==> flow/design.v <==
module sync_fifo_w32_d32(
  input wire clk,
  input wire rst_n,
  input wire i_wr,
  input wire [31:0] i_data,
  output wire o_fifo_empty,
  input wire i_rd,
  output reg [31:0] o_data,
  output wire o_fifo_full
  );
  integer i;
  reg [5:0] wr_ptr;
  reg [5:0] rd_ptr;
  reg [31:0] mem [0:31];
always @(posedge clk or negedge rst_n) begin
    if(!rst_n)
        for(i=0;i<32;i=i+1)
            mem[i] <= 32'b0;
    else 
        for(i=0;i<32;i=i+1)
            mem[i] <= mem[i];
   end
always @(posedge clk or negedge rst_n) begin      
    if(!rst_n)
       wr_ptr <= 0;
    else begin
        if(i_wr && !o_fifo_full) begin
            if(wr_ptr[4:0] == 5'd31) begin
                wr_ptr[4:0] <= 5'b0;             
                wr_ptr[5] <= wr_ptr[5] + 1'b1;  
            end
            else wr_ptr <= wr_ptr + 1'b1;
        end
        else wr_ptr <= wr_ptr;
    end
end
always @(posedge clk) begin
    if(i_wr) begin
        mem[wr_ptr] <= i_data;
    end
    else begin
        mem[wr_ptr] <= mem[wr_ptr[4:0]];
    end
end
always @(posedge clk or negedge rst_n) begin      
    if(!rst_n)
       rd_ptr <= 0;
    else begin
        if(i_rd && !o_fifo_empty) begin
            if(rd_ptr[4:0] == 5'd31) begin
                rd_ptr[4:0] <= 5'b0;             
                rd_ptr[5] <= rd_ptr[5] + 1'b1;  
            end
            else rd_ptr <= rd_ptr + 1'b1;
        end
        else rd_ptr <= rd_ptr;
    end
end 
always @(posedge clk or negedge rst_n) begin
    if (!rst_n)
       o_data <= 0;
    else if(i_rd)
       o_data <= mem[rd_ptr[4:0]];
    else o_data <= o_data;
end
   assign o_fifo_empty = (wr_ptr == rd_ptr) ? 1 : 0;  
   assign o_fifo_full = ((wr_ptr[5] != rd_ptr[5]) && (wr_ptr[4:0] == rd_ptr[4:0])) ? 1 : 0;  
endmodule 
* Reports on sync_fifo_w32_d32
What the tools print for sync_fifo_w32_d32, step after step.
Lines are those of the file above, counted from 1.
Operators: Yosys type, input widths -> output width; for muxes data width and select width s.
Library cell names are shortened.
A cell with - has no value.
- Top :: sync_fifo_w32_d32
- Clock input :: clk
- Cell library :: sky130hd
- Corner :: tt_025C_1v80

* Elaborated design
Yosys after proc, flatten, opt, wreduce and memory -nomap, before mapping. Print and check cells are not counted. Equal cells are merged and count once.
- Bitwise operators :: 0
- Div/mod/pow operators :: 0
- Equality and inequality tests :: 35
- Shift operators :: 0
- Multiplexer cells :: 7
- $add $sub $neg :: 4
- Reduce/logical cells :: 7
- Multipliers :: 0
- $lt $le $gt $ge :: 0
** Operators with widths (count)
- $eq 5x5->1 const B :: 17
- $eq 5x4->1 const B :: 8
- $reduce_or 32->1 :: 1
- $mux 32 :: 1
- $eq 5x3->1 const B :: 4
- $add 6x1->6 const B :: 2
- $eq 5x2->1 const B :: 2
- $mux 5 :: 2
- $eq 6x6->1 :: 1
- $eq 5x1->1 const B :: 1
- $eq 5x5->1 :: 1
- $logic_not 5->1 :: 1
- $mux 1 :: 4
- $logic_and 1x1->1 :: 3
- $add 1x1->1 const B :: 2
- $logic_not 1->1 :: 2
- $ne 1x1->1 :: 1
- Cells after elaboration :: 58
- Memory cells :: 0
- Register bits after elaboration :: 44
- Bits in writable memories :: 0
- Bits in read-only memories :: 0
- Output and inout port bits :: 34
- Latch bits :: 0
- Word width x clocked read ports :: 0

* Longest topological paths
Longest topological path by Yosys (ltp), each cell counted once; first at word level (registers and memories cut), then after technology mapping (sequential cells cut; the memories' decode and read muxes count).
- Depth in word-level cells :: 5
- ABC_AREA :: 0
- Depth in mapped cells :: 6
- Mapped depth without buffers :: 6

* Netlist
Source: synth_stat.txt of the flow (Yosys; design flattened, memories mapped). It holds for the ABC_AREA given above (unset counts as 0); a run with the other value may have another netlist.
Totals and module areas in this step are rounded.
- Flip-flops :: 12
- Chip area (Yosys) :: 0.00104 mm²
- Cell count :: 112
- Area of sequential cells :: 0.0003 mm²
** Cell types
- dfrtp_1 :: count 12, total area 300.288 µm²
- buf_4 :: count 33, total area 247.738 µm²
- mux2_2 :: count 5, total area 56.304 µm²
- xnor2_1 :: count 6, total area 52.55 µm²
- ha_1 :: count 4, total area 50.048 µm²
- o31ai_4 :: count 2, total area 42.541 µm²
- a31oi_1 :: count 5, total area 31.28 µm²
- and3_1 :: count 5, total area 31.28 µm²
- o21ai_0 :: count 5, total area 25.024 µm²
- inv_1 :: count 6, total area 22.522 µm²
- nand2_1 :: count 5, total area 18.768 µm²
- o32ai_1 :: count 2, total area 17.517 µm²
- nand3_1 :: count 3, total area 15.014 µm²
- o22ai_1 :: count 2, total area 12.512 µm²
- a2111o_1 :: count 1, total area 11.261 µm²
- nand3_2 :: count 1, total area 10.01 µm²
- a211o_1 :: count 1, total area 8.758 µm²
- o2bb2ai_1 :: count 1, total area 8.758 µm²
Other cell types: 12; their cells: 13.

* Worst setup path after synthesis
Path of least setup slack by OpenSTA after synthesis, without wires, with an ideal clock, recovery checks aside; 20% of the period is set as input and as output delay. Where synthesis merged equal registers, the netlist keeps one of their names.
- Path type :: register -> register
- Start point :: register wr_ptr[0]
- End point :: register wr_ptr[5]
- Period :: 1.79 ns
- Arrival :: 1.461 ns
- Delay of the path :: 1.607 ns
- Path buffers :: 0
- Launch time at the first pin :: 0.000 ns
- Required time :: 1.644 ns
- Slack :: 0.183 ns
- Driving pins on the path :: 7
- Library setup time :: 0.146 ns
- Synthesis period reached :: 1.607 ns
"delay of the path" = arrival - input delay + setup time.
"driving pins on the path": output pins that drive a net of the path, with the launching flip-flop's if there is one; two outputs of one cell count as two.
"synthesis period reached" is the clock period less the worst setup slack; recovery checks do not enter. This is arithmetic on one report: input and output delays are still those of the set period (20% each).
Between the ends stands the longest chain of elaborated cells between them, by number of cells; it is not shown to be the way that was timed. Of several equally long chains one is given.
Each line given opens the expression or statement behind the cell; cells for indexed reads and writes are added by Yosys, which also makes memories of some case tables.
At most two assigning lines are given for a register; there are more.
- Cells stage by stage :: dfrtp_1 > ha_1 > and3_1 > ha_1 > a22oi_1 > a211o_1 > o311ai_0
- Length of the longest elaborated chain :: 5
- Elaborated cells between the ends (all ways) :: 8
** RTL lines, path post-synthesis
- from (decl) :: line 12 : reg [5:0] wr_ptr;
- from (assign) :: line 32 : else wr_ptr <= wr_ptr + 1'b1;
- from (assign) :: line 34 : else wr_ptr <= wr_ptr;
- $eq 5x5->1 :: line 67 : assign o_fifo_full = ((wr_ptr[5] != rd_ptr[5]) && (wr_ptr[4:0] == rd_ptr[4:0])) ? 1 : 0;
- $logic_and 1x1->1 :: line 67
- $mux 1 :: line 67
- $logic_not 1->1 :: line 27 : if(i_wr && !o_fifo_full) begin
- $logic_and 1x1->1 :: line 27
- to (assign) :: line 30 : wr_ptr[5] <= wr_ptr[5] + 1'b1;
- to (assign) :: line 32
- to (decl) :: line 12

* Timing after layout
Path of least setup slack in the final report of flow run 2 (OpenROAD, finished layout, wires in). Where an end is a register, its clock arrival counts in the times.
- Path type :: register -> register
- Start point :: register wr_ptr[4]
- End point :: register rd_ptr[4]
- Launch time at the first pin :: 0.27 ns
- Slack :: -0.10 ns
- Library setup time :: 0.11 ns
- Path buffers :: 1
- Required time :: 1.79 ns
- Period :: 1.63 ns
- Driving pins on the path :: 6
- Arrival :: 1.89 ns
Between the ends stands the longest chain of elaborated cells between them, by number of cells; it is not shown to be the way that was timed. Of several equally long chains one is given.
At most two assigning lines are given for a register; there are more.
- Cells stage by stage :: dfrtp_1 > xnor2_2 > nand3_2 > buf_6 > o31ai_4 > mux2_4
- Length of the longest elaborated chain :: 4
- Elaborated cells between the ends (all ways) :: 4
** RTL lines, path post-layout
- from (decl) :: line 12 : reg [5:0] wr_ptr;
- from (assign) :: line 32 : else wr_ptr <= wr_ptr + 1'b1;
- from (assign) :: line 34 : else wr_ptr <= wr_ptr;
- $eq 6x6->1 :: line 66 : assign o_fifo_empty = (wr_ptr == rd_ptr) ? 1 : 0;
- $mux 1 :: line 66
- $logic_not 1->1 :: line 49 : if(i_rd && !o_fifo_empty) begin
- $logic_and 1x1->1 :: line 49
- to (assign) :: line 54 : else rd_ptr <= rd_ptr + 1'b1;
- to (assign) :: line 56 : else rd_ptr <= rd_ptr;
- to (decl) :: line 13 : reg [5:0] rd_ptr;

Lab notebook: sync_fifo_w32_d32

Top module sync_fifo_w32_d32; platform sky130hd; tools Yosys and OpenROAD; 2 stored runs in no particular order. Input and output delays are each 20% of the period that was set; the output load is 0.01 pF.
By "clock period achieved" is meant the clock period of the run minus its worst setup slack. This is arithmetic on one report: input and output delays are still those of the set period (20% each).
"time of the worst setup path" = time allowed to the worst setup path (clock period - input delay - output delay, where it has them) - its slack; a late launch clock adds to it, a late capture clock takes from it.
"overall power" is the tool's figure for a default switching activity; nothing was simulated.
Results are given in rounded form.

* Flow run 1
** Files
==> flow/run.sh <==
#!/bin/bash
# the make line also repeats the synthesis and layout settings of config.mk as NAME=value (left out here)
make -C /OpenROAD-flow-scripts/flow DESIGN_CONFIG=/design/flow/config.mk WORK_HOME=/design/flow/orfs CLKGATE_MAP_FILE= finish
==> flow/config.mk <==
export PLATFORM = sky130hd
export DESIGN_NAME = sync_fifo_w32_d32
export DESIGN_NICKNAME = sync_fifo_w32_d32
export VERILOG_FILES = /design/flow/design.v
export SDC_FILE = /design/flow/constraint.sdc
export NUM_CORES = 4
export LEC_CHECK = 0
export CAP_MARGIN = 20
export CELL_PAD_IN_SITES_DETAIL_PLACEMENT = 2
export CORE_ASPECT_RATIO = 1.82
export CORE_MARGIN = 2
export CORE_UTILIZATION = 63
export GPL_ROUTABILITY_DRIVEN = 0
export SLEW_MARGIN = 20
export TNS_END_PERCENT = 15
==> flow/constraint.sdc <==
create_clock -name core_clock -period 2.12 [get_ports {clk}]
set_input_delay 0.4240 -clock core_clock [delete_from_list [all_inputs] [get_ports {clk}]]
set_output_delay 0.4240 -clock core_clock [all_outputs]
set_load 0.01 [all_outputs]
** Results
Did not finish, placement stopped with DPL-0033.

* Flow run 2
** Files
==> flow/run.sh <==
#!/bin/bash
# the make line also repeats the synthesis and layout settings of config.mk as NAME=value (left out here)
make -C /OpenROAD-flow-scripts/flow DESIGN_CONFIG=/design/flow/config.mk WORK_HOME=/design/flow/orfs CLKGATE_MAP_FILE= finish
==> flow/config.mk <==
export PLATFORM = sky130hd
export DESIGN_NAME = sync_fifo_w32_d32
export DESIGN_NICKNAME = sync_fifo_w32_d32
export VERILOG_FILES = /design/flow/design.v
export SDC_FILE = /design/flow/constraint.sdc
export NUM_CORES = 4
export LEC_CHECK = 0
export ABC_AREA = 0
export CAP_MARGIN = 20
export CELL_PAD_IN_SITES_DETAIL_PLACEMENT = 1
export CELL_PAD_IN_SITES_GLOBAL_PLACEMENT = 0
export CORE_MARGIN = 2
export CORE_UTILIZATION = 29
export CTS_CLUSTER_SIZE = 59
export HOLD_SLACK_MARGIN = 0.3
export PLACE_DENSITY_LB_ADDON = 0.06
export SLEW_MARGIN = 20
==> flow/constraint.sdc <==
create_clock -name core_clock -period 1.63 [get_ports {clk}]
set_input_delay 0.3260 -clock core_clock [delete_from_list [all_inputs] [get_ports {clk}]]
set_output_delay 0.3260 -clock core_clock [all_outputs]
set_load 0.01 [all_outputs]
** Results
- Standard-cell area of the final layout :: 0.00151 mm²
- Utilization after layout :: 44.6 %
- Clock period achieved :: 1.730 ns
- Lowest setup slack :: -0.100 ns
- Overall power :: 2.95 mW
- Overall die area :: 0.00409 mm²
- Time of the worst setup path :: 1.73 ns
- Worst setup path type :: register -> register
- Post-synthesis cell area :: 0.00104 mm²
- Post-route setup TNS :: -0.601 ns
